==> flow/design.v <==
module  ball ( input Reset, frame_clk, 
					input [15:0] keycode, firekey,
					input [1:0] tankdir,
					input [9:0] parentX, parentY, otherX, otherY, tank_size, 
               output [9:0] BallX, BallY, BallS,
					output hit, ball_fire);
    logic [15:0] keycoded;
    logic [9:0] Ball_X_Pos, Ball_X_Motion, Ball_Y_Pos, Ball_Y_Motion, Ball_Size;
    parameter [9:0] Ball_X_Min=1;        
    parameter [9:0] Ball_X_Max=639;      
    parameter [9:0] Ball_Y_Min=1;        
    parameter [9:0] Ball_Y_Max=479;      
    parameter [9:0] Ball_X_Step=20;       
    parameter [9:0] Ball_Y_Step=20;       
	 parameter [9:0] balls = 0;   
      assign Ball_X_Start = parentX;
		assign Ball_Y_Start = parentY;
    always_ff @ (posedge Reset or posedge frame_clk )
    begin: Move_Ball
        if (Reset)   
        begin 
            Ball_Y_Motion <= 10'd0;  
				Ball_X_Motion <= 10'd0;  
				Ball_Y_Pos <= 0;
				Ball_X_Pos <= 0;
				hit <= 1'b0;
				ball_fire <= 1'b0;
		  end
        else 
        begin 
				 keycoded <= keycode;
				 hit <= 1'b0;
			 if(keycoded == 16'h0009)  
				    begin
					   if (ball_fire == 1'b0)   
						begin
							Ball_Y_Pos <= Ball_Y_Start;
							Ball_X_Pos <= Ball_X_Start;
							ball_fire <= 1'b1;
							unique case (tankdir)
								2'b00 :  
								begin
									Ball_Y_Motion <= (~ (Ball_Y_Step) + 1'b1); 
									Ball_X_Motion <= balls; 
								end
								2'b01 :  
								begin
									Ball_Y_Motion <= balls;
									Ball_X_Motion <= (~ (Ball_X_Step) + 1'b1); 
								end
								2'b10 :  
								begin
									Ball_Y_Motion <= Ball_Y_Step;
									Ball_X_Motion <= balls;
								end
								2'b11 :  
								begin
									Ball_Y_Motion <= balls;
									Ball_X_Motion <= Ball_X_Step; 
								end
							endcase
				   	end	 
			end
			 Ball_Y_Pos <= (Ball_Y_Pos + Ball_Y_Motion);   
			 Ball_X_Pos <= (Ball_X_Pos + Ball_X_Motion);	 
			 BallX <= Ball_X_Pos;
			 BallY <= Ball_Y_Pos;
    end
	 end		
    assign BallS = Ball_Size;
endmodule
-- Step by step through the tools: ball
The steps from the RTL of ball to its reports follow in flow order.
Lines are those of the file above, counted from 1.
A cell with -- has no value.
- design top: ball
- clock: frame_clk
- cell library: sky130hd
- corner: tt_025C_1v80

-- Elaborated design
Yosys after proc, flatten, opt, wreduce and memory -nomap, before mapping. Memory bits, and registers merged into a memory's read port (data or address), are not among the register bits. Print and check cells are not counted. Equal cells are merged and count once.
- add/subtract/negate cells at 2
- equal/unequal tests: 4
- mux-type cells at 2
- noted bitwise logic cells: 1
- reductions and logical operators at 4
- operator list (cell ; count):
    10-bit case mux with 3-bit select ; 2
    10-bit adder ; 2
    16-bit by 4-bit == test with 1-bit output (second input constant) ; 1
    2-bit == test (second input constant) ; 2
    2-bit OR reduction ; 2
    2-bit by 1-bit == test with 1-bit output (second input constant) ; 1
    2-bit zero test ; 1
    2-bit AND reduction ; 1
    1-bit NOT ; 1
- register bits after elaboration at 77
- elaborated cells: 21

-- Longest topological paths
Depth = most cells in a row (Yosys ltp): at word level without a register or memory, in the mapped netlist without a sequential cell, where the memories' decode and read muxes count.
- noted depth in word-level cells: 3
- ABC_AREA: 0
- noted depth in mapped cells: 7
- depth with buffers taken out: 7

-- Mapped cells and area
Yosys stat after the flow's synthesis: flattened, memories mapped to cells. It holds for the ABC_AREA given above (unset counts as 0); a run with the other value may have another netlist.
- cells in the netlist: 175
- chip area (Yosys): 2484.9 sq um
- noted sequential part of the area: 1536.5 sq um
- noted mapped flip-flops: 55
- noted buffer cells: 16
- cells by type (type ; count):
    sky130_fd_sc_hd__edfxtp_1 ; 32
    sky130_fd_sc_hd__dfrtp_1 ; 23
    sky130_fd_sc_hd__ha_1 ; 14
    sky130_fd_sc_hd__buf_4 ; 15
    sky130_fd_sc_hd__inv_1 ; 16
    sky130_fd_sc_hd__xnor2_1 ; 6
    sky130_fd_sc_hd__nor4b_4 ; 2
    sky130_fd_sc_hd__nor4_4 ; 2
    sky130_fd_sc_hd__fa_1 ; 2
    sky130_fd_sc_hd__o21ai_0 ; 8
    sky130_fd_sc_hd__o41ai_1 ; 4
    sky130_fd_sc_hd__xor2_1 ; 4
    sky130_fd_sc_hd__nand2b_1 ; 5
    sky130_fd_sc_hd__o211ai_1 ; 4
    sky130_fd_sc_hd__nand4_4 ; 1
    sky130_fd_sc_hd__nand3_1 ; 4
    sky130_fd_sc_hd__nor3_1 ; 4
    sky130_fd_sc_hd__a21boi_0 ; 2
Not listed: further types 18, cells in them 27.

-- Worst setup path after synthesis
Path of least setup slack by OpenSTA after synthesis, without wires, with an ideal clock, recovery checks aside; 20% of the period is set as input and as output delay. Where synthesis merged equal registers, the netlist keeps one of their names.
- path kind: input to register
- from: in Reset
- to: reg BallX[2]
- noted period: 2.64 ns
- noted input delay: 0.528 ns
- noted setup time: 0.410 ns
- launch time at the first pin at 0.528 ns
- arrival at 1.627 ns
- required time at 2.230 ns
- noted setup slack: 0.603 ns
- path delay: 1.509 ns
- stages: 1
- noted buffers on the path: 0
- noted period reached after synthesis: 2.037 ns
"path delay" is the arrival time less input delay plus setup time.
"stages" counts driving pins, that of a launching flip-flop among them; a cell with two outputs on the path counts twice.
"period reached after synthesis" is the clock period less the worst setup slack; recovery checks do not enter. This is arithmetic on one report: input and output delays are still those of the set period (20% each).
- cell sequence: sky130_fd_sc_hd__inv_1
- cells in the longest elaborated chain at 0
- RTL lines, path post-synthesis (element ; line ; text):
    from (decl) ; 1 ; module  ball ( input Reset, frame_clk,
    to (assign) ; 66 ; BallX <= Ball_X_Pos;
    to (decl) ; 5 ; output [9:0] BallX, BallY, BallS,

-- Path in the finished layout
From the final timing report of record 1: the path of least setup slack in the routed layout; clock arrival at registers is part of the times.
- path kind: register to register
- from: reg Ball_Y_Motion[8]
- to: reg Ball_Y_Pos[9]
- noted period: 1.24 ns
- noted setup time: 0.12 ns
- launch time at the first pin at 0.31 ns
- arrival at 1.89 ns
- required time at 1.42 ns
- noted setup slack: -0.47 ns
- stages: 6
- noted buffers on the path: 0
The rows between start and end are the longest chain of elaborated cells between them; the timing report does not say that the signal goes this way. Where chains are equally long, one stands for them.
Each line given opens the expression or statement behind the cell; cells for indexed reads and writes are added by Yosys, which also makes memories of some case tables.
At most two assigning lines are given for a register; there are more.
- cell sequence: sky130_fd_sc_hd__dfrtp_2 sky130_fd_sc_hd__ha_4 sky130_fd_sc_hd__a21oi_2 sky130_fd_sc_hd__o211ai_1 sky130_fd_sc_hd__o41ai_2 sky130_fd_sc_hd__xnor2_1
- cells in the longest elaborated chain at 1
- RTL lines, path post-layout (element ; line ; text):
    from (decl) ; 8 ; logic [9:0] Ball_X_Pos, Ball_X_Motion, Ball_Y_Pos, Ball_Y_Motion, Ball_Size;
    from (assign) ; 43 ; Ball_Y_Motion <= (~ (Ball_Y_Step) + 1'b1);
    from (assign) ; 48 ; Ball_Y_Motion <= balls;
    10-bit adder ; 64 ; Ball_Y_Pos <= (Ball_Y_Pos + Ball_Y_Motion);
    to (assign) ; 37 ; Ball_Y_Pos <= Ball_Y_Start;
    to (assign) ; 64 ;
    to (decl) ; 8 ;

Wiki page: ball / flow data

Measured data: module ball, platform sky130hd, 2 stored runs of the flow under differing settings, order arbitrary. Input and output delays are each 20% of the period that was set; the output load is 0.01 pF.
"period reached" is the run's clock period less its worst setup slack. It is reckoned from that one timing run; input and output delays stay at 20% of the period that was set.
"time on the worst setup path": the worst setup path's part of the clock period (all of it between registers, 20% less for each end at a port) less its slack. A launch clock that arrives late makes it longer, a capture clock that arrives late makes it shorter.
By "total power of the final layout" is meant OpenSTA's value without simulated activity: inputs other than the clock are taken to toggle once in ten clock periods, and the tool carries that through the logic.

Record 1

==> flow/run.sh <==
#!/bin/bash
# the make line also repeats the synthesis and layout settings of config.mk as NAME=value (left out here)
make -C /OpenROAD-flow-scripts/flow DESIGN_CONFIG=/design/flow/config.mk WORK_HOME=/design/flow/orfs CLKGATE_MAP_FILE= finish
==> flow/config.mk <==
export PLATFORM = sky130hd
export DESIGN_NAME = ball
export DESIGN_NICKNAME = ball
export VERILOG_FILES = /design/flow/design.v
export SDC_FILE = /design/flow/constraint.sdc
export NUM_CORES = 4
export LEC_CHECK = 0
export ABC_AREA = 0
export CAP_MARGIN = 20
export CELL_PAD_IN_SITES_GLOBAL_PLACEMENT = 1
export CORE_MARGIN = 2
export CORE_UTILIZATION = 30
export CTS_CLUSTER_DIAMETER = 214
export GPL_ROUTABILITY_DRIVEN = 0
export PLACE_DENSITY = 0.85
export SLEW_MARGIN = 25
export TNS_END_PERCENT = 15
==> flow/constraint.sdc <==
create_clock -name core_clock -period 1.24 [get_ports {frame_clk}]
set_input_delay 0.2480 -clock core_clock [delete_from_list [all_inputs] [get_ports {frame_clk}]]
set_output_delay 0.2480 -clock core_clock [all_outputs]
set_load 0.01 [all_outputs]

Measured in record 1:
- noted the utilization after layout: 0.444
- noted the setup slack of the worst path: -0.466 ns
- noted the time on the worst setup path: 1.71 ns
- class of the worst setup path: register to register
- area of the standard cells in the finished layout at 3609.7 sq um
- total power of the final layout: 6718 uW
- period reached: 1.706 ns
- area of the die: 9026.9 sq um
- noted the sum of negative setup slack: -4.703 ns
- noted the cell area after synthesis: 2484.9 sq um

Record 2

==> flow/run.sh <==
#!/bin/bash
# the make line also repeats the synthesis and layout settings of config.mk as NAME=value (left out here)
make -C /OpenROAD-flow-scripts/flow DESIGN_CONFIG=/design/flow/config.mk WORK_HOME=/design/flow/orfs CLKGATE_MAP_FILE= finish
==> flow/config.mk <==
export PLATFORM = sky130hd
export DESIGN_NAME = ball
export DESIGN_NICKNAME = ball
export VERILOG_FILES = /design/flow/design.v
export SDC_FILE = /design/flow/constraint.sdc
export NUM_CORES = 4
export LEC_CHECK = 0
export CAP_MARGIN = 20
export CORE_MARGIN = 2
export CORE_UTILIZATION = 20
export SLEW_MARGIN = 20
==> flow/constraint.sdc <==
create_clock -name core_clock -period 1.96 [get_ports {frame_clk}]
set_input_delay 0.3920 -clock core_clock [delete_from_list [all_inputs] [get_ports {frame_clk}]]
set_output_delay 0.3920 -clock core_clock [all_outputs]
set_load 0.01 [all_outputs]

Measured in record 2:
- noted the sum of negative setup slack: 0.000 ns
- period reached: 1.831 ns
- noted the cell area after synthesis: 2484.9 sq um
- noted the utilization after layout: 0.266
- area of the die: 13332.2 sq um
- total power of the final layout: 3706 uW
- noted the setup slack of the worst path: 0.129 ns
- area of the standard cells in the finished layout at 3203.1 sq um
- noted the time on the worst setup path: 1.83 ns
- class of the worst setup path: register to register
